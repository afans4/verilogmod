==> flow/design.v <==
interface my_if(input clk, input rst_n);
	logic  		x_re;
	logic		x_im;
	logic		en;
	logic		[31:0] y_IM;
	logic		[31:0] y_RE;
	logic		valid;
endinterface
module sec_min (
    input clk,  
    input rst_n,  
    input [9:0] din,  
    input din_vld,  
    output [9:0]  dout,  
    output [8:0]  cnt  
);
    reg [9:0] secmin,min ;
    reg [8:0] cnt_temp;
    wire min_c,secmin_c,cnt_ad;
    assign min_c = (din < min);
    assign secmin_c = (din > min) & (din <secmin);
    assign cnt_ad = din == secmin;
    always @(posedge clk or negedge rst_n) begin
        if (!rst_n) begin
            secmin <= 10'b11_1111_1111;
            min <= 10'b11_1111_1111;
            cnt_temp <= 0;
        end else if(din_vld) begin
            if (min_c) begin
                min <= din;
                secmin <= min;
                cnt_temp <= 1;
            end else if(secmin_c) begin
                secmin <= din;
                cnt_temp <= 1;
            end else begin
                cnt_temp <= cnt_ad ? cnt_temp + 1 : cnt_temp;
            end
        end else begin
            min <= min;
            secmin <= secmin;
            cnt_temp <= cnt_temp;
        end       
    end
    reg [1:0] init_cnt;
    always @(posedge clk or negedge rst_n) begin
        if (!rst_n) begin
            init_cnt <= 0;
        end else begin
            init_cnt <= (init_cnt == 2) ? init_cnt :init_cnt + 1;
        end
    end
    assign dout = (init_cnt >= 2)? secmin : 10'bz;
    assign cnt = cnt_temp;
endmodule  
# Tool chain data of sec_min
# Tool output for the design above, in the order of the flow.
# Line numbers count from 1 in the design file above.
# Operators carry their Yosys type and port widths (W data, S select, Z words).
# Library cell names are shortened.
design:
  top: "sec_min"
  clock: "clk"
  cell_library: "sky130hd"
  lib_corner: "tt_025C_1v80"

# Word-level counts
# Yosys after proc, flatten, opt, wreduce and memory -nomap, before mapping. Memory bits, and registers merged into a memory's read port (data or address), are not among the register bits. Print and check cells are not counted. Equal cells are merged and count once.
bits:
  register_bits: 31
  inputBits: 13
  out_inout_bits: 19
  elab_cells: 24
classes:
  addsub: 2
  compare: 4
  equal: 2
  n_mux: 6
  bitwise: 1
  reduce_logical: 5
ops:
  columns: ["cell", "n"]
  rows:
  - ["$mux W10", 3]
  - ["$mux W9", 3]
  - ["$lt A10 B10 Y1", 2]
  - ["$gt A10 B10 Y1", 1]
  - ["$eq A10 B10 Y1", 1]
  - ["$add A9 B1 Y9 const B", 1]
  - ["$reduce_and A2 Y1", 3]
  - ["$reduce_bool A3 Y1", 1]
  - ["$add A2 B1 Y2 const B", 1]
  - ["$ge A2 B2 Y1 const B", 1]
  - ["$eq A2 B2 Y1 const B", 1]
  - ["$reduce_bool A2 Y1", 1]
  - ["$and A1 B1 Y1", 1]

# Logic depth
# Longest topological path by Yosys (ltp), each cell counted once; first at word level (registers and memories cut), then after technology mapping (sequential cells cut; the memories' decode and read muxes count).
depth:
  word_depth: 4
  ABC_AREA: 0
  ltp_mapped: 9

# After synthesis
# Source: synth_stat.txt of the flow (Yosys; design flattened, memories mapped). It holds for the ABC_AREA given above (unset counts as 0); a run with the other value may have another netlist.
by_type:
  columns: ["type", "n", "type_area_um2"]
  rows:
  - ["dfstp_2", 20, 525.504]
  - ["ha_1", 21, 262.752]
  - ["dfrtp_1", 9, 225.216]
  - ["mux2i_1", 18, 180.173]
  - ["mux2_2", 10, 112.608]
  - ["inv_1", 27, 101.347]
  - ["o21ai_0", 10, 50.048]
  - ["o221ai_1", 5, 43.792]
  - ["and3_1", 6, 37.536]
  - ["a21oi_1", 7, 35.034]
  - ["buf_6", 3, 33.782]
  - ["mux2_4", 2, 30.029]
  - ["and4_1", 3, 26.275]
  - ["nand2_1", 7, 26.275]
  - ["nand3_1", 5, 25.024]
  - ["o211ai_1", 3, 22.522]
  - ["nor3_1", 4, 20.019]
  - ["o22ai_1", 3, 18.768]
# Other cell types: 18; their cells: 22.
synth_totals:
  cell_count: 185
  mapped_area_mm2: 0.0019556
  seq_area_mm2: 0.0007507
  ff_cells: 29
  buf_cells: 6

# Path before layout
# Path of least setup slack by OpenSTA after synthesis, without wires, with an ideal clock, recovery checks aside; 20% of the period is set as input and as output delay. Where synthesis merged equal registers, the netlist keeps one of their names.
synth_path:
  path_type: "register to register"
  from: "register secmin[8]"
  to: "register secmin[3]"
  period_ns: 2.49
  setup_ns: 0.075
  launch_ns: 0.000
  arrival_time_ns: 2.082
  required_time_ns: 2.415
  setup_slack_ns: 0.333
  delay_ns: 2.157
  driving_pins: 9
  path_buffers: 1
  period_less_setup_slack_ns: 2.157
# "delay_ns" = arrival - input delay + setup time.
# "driving_pins" counts driving pins, that of a launching flip-flop among them; a cell with two outputs on the path counts twice.
# "period_less_setup_slack_ns" is the clock period less the worst setup slack; recovery checks do not enter. This is arithmetic on one report: input and output delays are still those of the set period (20% each).
# Between the ends stands the longest chain of elaborated cells between them, by number of cells; it is not shown to be the way that was timed. Of several equally long chains one is given.
# A line is the first line of the expression or statement that the cell stems from. Yosys adds cells for indexed reads and writes and turns some case tables into memories.
# At most two assigning lines are given for a register; there are more.
synth_via:
  path_cell_list: "dfstp_2 > inv_1 > ha_1 > and3_1 > o21ai_0 > nand4b_2 > o21ai_4 > buf_6 > mux2i_1"
  elab_chain_len: 4
  cone_cells: 6
  cone_lines: 3
synth_rtl:
  columns: ["element", "line", "text"]
  rows:
  - ["start: declaration", 17, "reg [9:0] secmin,min ;"]
  - ["start: assignment", 31, "secmin <= min;"]
  - ["start: assignment", 34, "secmin <= din;"]
  - ["$lt A10 B10 Y1", 21, "assign secmin_c = (din > min) & (din <secmin);"]
  - ["$and A1 B1 Y1", 21, null]
  - ["$mux W10", 33, "end else if(secmin_c) begin"]
  - ["$mux W10", 29, "if (min_c) begin"]
  - ["end: assignment", 31, null]
  - ["end: assignment", 34, null]
  - ["end: declaration", 17, null]

# Timing after layout
# Path of least setup slack in the final report of flow run A (OpenROAD, finished layout, wires in). Where an end is a register, its clock arrival counts in the times.
layout_path:
  path_type: "register to register"
  from: "register min[6]"
  to: "register min[7]"
  period_ns: 1.37
  setup_ns: 0.07
  launch_ns: 0.27
  arrival_time_ns: 2.36
  required_time_ns: 1.57
  setup_slack_ns: -0.79
  driving_pins: 8
  path_buffers: 1
# Between the ends stands the longest chain of elaborated cells between them, by number of cells; it is not shown to be the way that was timed. Of several equally long chains one is given.
# At most two assigning lines are given for a register; there are more.
layout_via:
  path_cell_list: "dfstp_2 > inv_2 > ha_4 > nand4_1 > a211oi_2 > a2111o_1 > buf_6 > mux2_4"
  elab_chain_len: 2
  cone_cells: 2
  cone_lines: 1
layout_rtl:
  columns: ["element", "line", "text"]
  rows:
  - ["start: declaration", 17, "reg [9:0] secmin,min ;"]
  - ["start: assignment", 30, "min <= din;"]
  - ["start: assignment", 40, "min <= min;"]
  - ["$lt A10 B10 Y1", 20, "assign min_c = (din < min);"]
  - ["$reduce_and A2 Y1", null, null]
  - ["end: assignment", 30, null]
  - ["end: assignment", 40, null]
  - ["end: declaration", 17, null]

Ticket comment

Record of 2 stored runs of the RTL-to-layout flow on sec_min, platform sky130hd. The runs are unordered. Constraints: input delay and output delay 20% of the set period each, output load 0.01 pF.
By "period_reached_ns" is meant the clock period of the run minus its worst setup slack. This is arithmetic on one report: input and output delays are still those of the set period (20% each).
By "worst_path_time_ns" is meant the share of the clock period that the worst setup path is allowed (20% is reserved at inputs, 20% at outputs), minus its slack. Clock arrival times at its registers enter into it.
"design_power_mw" rests on the timing tool's default activity at the inputs, not on a simulated workload.

--- flow run A ---
==> flow/run.sh <==
#!/bin/bash
# the make line also repeats the synthesis and layout settings of config.mk as NAME=value (left out here)
make -C /OpenROAD-flow-scripts/flow DESIGN_CONFIG=/design/flow/config.mk WORK_HOME=/design/flow/orfs CLKGATE_MAP_FILE= finish
==> flow/config.mk <==
export PLATFORM = sky130hd
export DESIGN_NAME = sec_min
export DESIGN_NICKNAME = sec_min
export VERILOG_FILES = /design/flow/design.v
export SDC_FILE = /design/flow/constraint.sdc
export NUM_CORES = 4
export LEC_CHECK = 0
export CAP_MARGIN = 20
export CORE_MARGIN = 2
export CORE_UTILIZATION = 40
export SLEW_MARGIN = 20
==> flow/constraint.sdc <==
create_clock -name core_clock -period 1.37 [get_ports {clk}]
set_input_delay 0.2740 -clock core_clock [delete_from_list [all_inputs] [get_ports {clk}]]
set_output_delay 0.2740 -clock core_clock [all_outputs]
set_load 0.01 [all_outputs]

==> results, as YAML <==
results:
  setup_worst_slack_ns: -0.789
  design_power_mw: 6.212
  period_reached_ns: 2.159
  util_pct: 67.1
  total_negative_slack_ns: -20.960
  die_footprint_mm2: 0.0054642
  worst_path_time_ns: 2.16
  worstPathKind: "register to register"
  final_stdcell_area_mm2: 0.003168
  synthArea_mm2: 0.0019556

--- flow run B ---
==> flow/run.sh <==
#!/bin/bash
# the make line also repeats the synthesis and layout settings of config.mk as NAME=value (left out here)
make -C /OpenROAD-flow-scripts/flow DESIGN_CONFIG=/design/flow/config.mk WORK_HOME=/design/flow/orfs CLKGATE_MAP_FILE= finish
==> flow/config.mk <==
export PLATFORM = sky130hd
export DESIGN_NAME = sec_min
export DESIGN_NICKNAME = sec_min
export VERILOG_FILES = /design/flow/design.v
export SDC_FILE = /design/flow/constraint.sdc
export NUM_CORES = 4
export LEC_CHECK = 0
export ABC_AREA = 1
export CAP_MARGIN = 15
export CELL_PAD_IN_SITES_DETAIL_PLACEMENT = 0
export CELL_PAD_IN_SITES_GLOBAL_PLACEMENT = 3
export CORE_ASPECT_RATIO = 0.82
export CORE_MARGIN = 2
export CORE_UTILIZATION = 35
export CTS_CLUSTER_SIZE = 10
export MAX_ROUTING_LAYER = met5
export PLACE_DENSITY = 0.6
export SETUP_SLACK_MARGIN = -0.1
export SLEW_MARGIN = 30
==> flow/constraint.sdc <==
create_clock -name core_clock -period 2.61 [get_ports {clk}]
set_input_delay 0.5220 -clock core_clock [delete_from_list [all_inputs] [get_ports {clk}]]
set_output_delay 0.5220 -clock core_clock [all_outputs]
set_load 0.01 [all_outputs]

==> results, as YAML <==
results:
  setup_worst_slack_ns: 0.417
  design_power_mw: 2.546
  period_reached_ns: 2.193
  util_pct: 45.1
  total_negative_slack_ns: 0.000
  die_footprint_mm2: 0.0066259
  worst_path_time_ns: 1.67
  worstPathKind: "input to register"
  final_stdcell_area_mm2: 0.0026125
  synthArea_mm2: 0.0020958
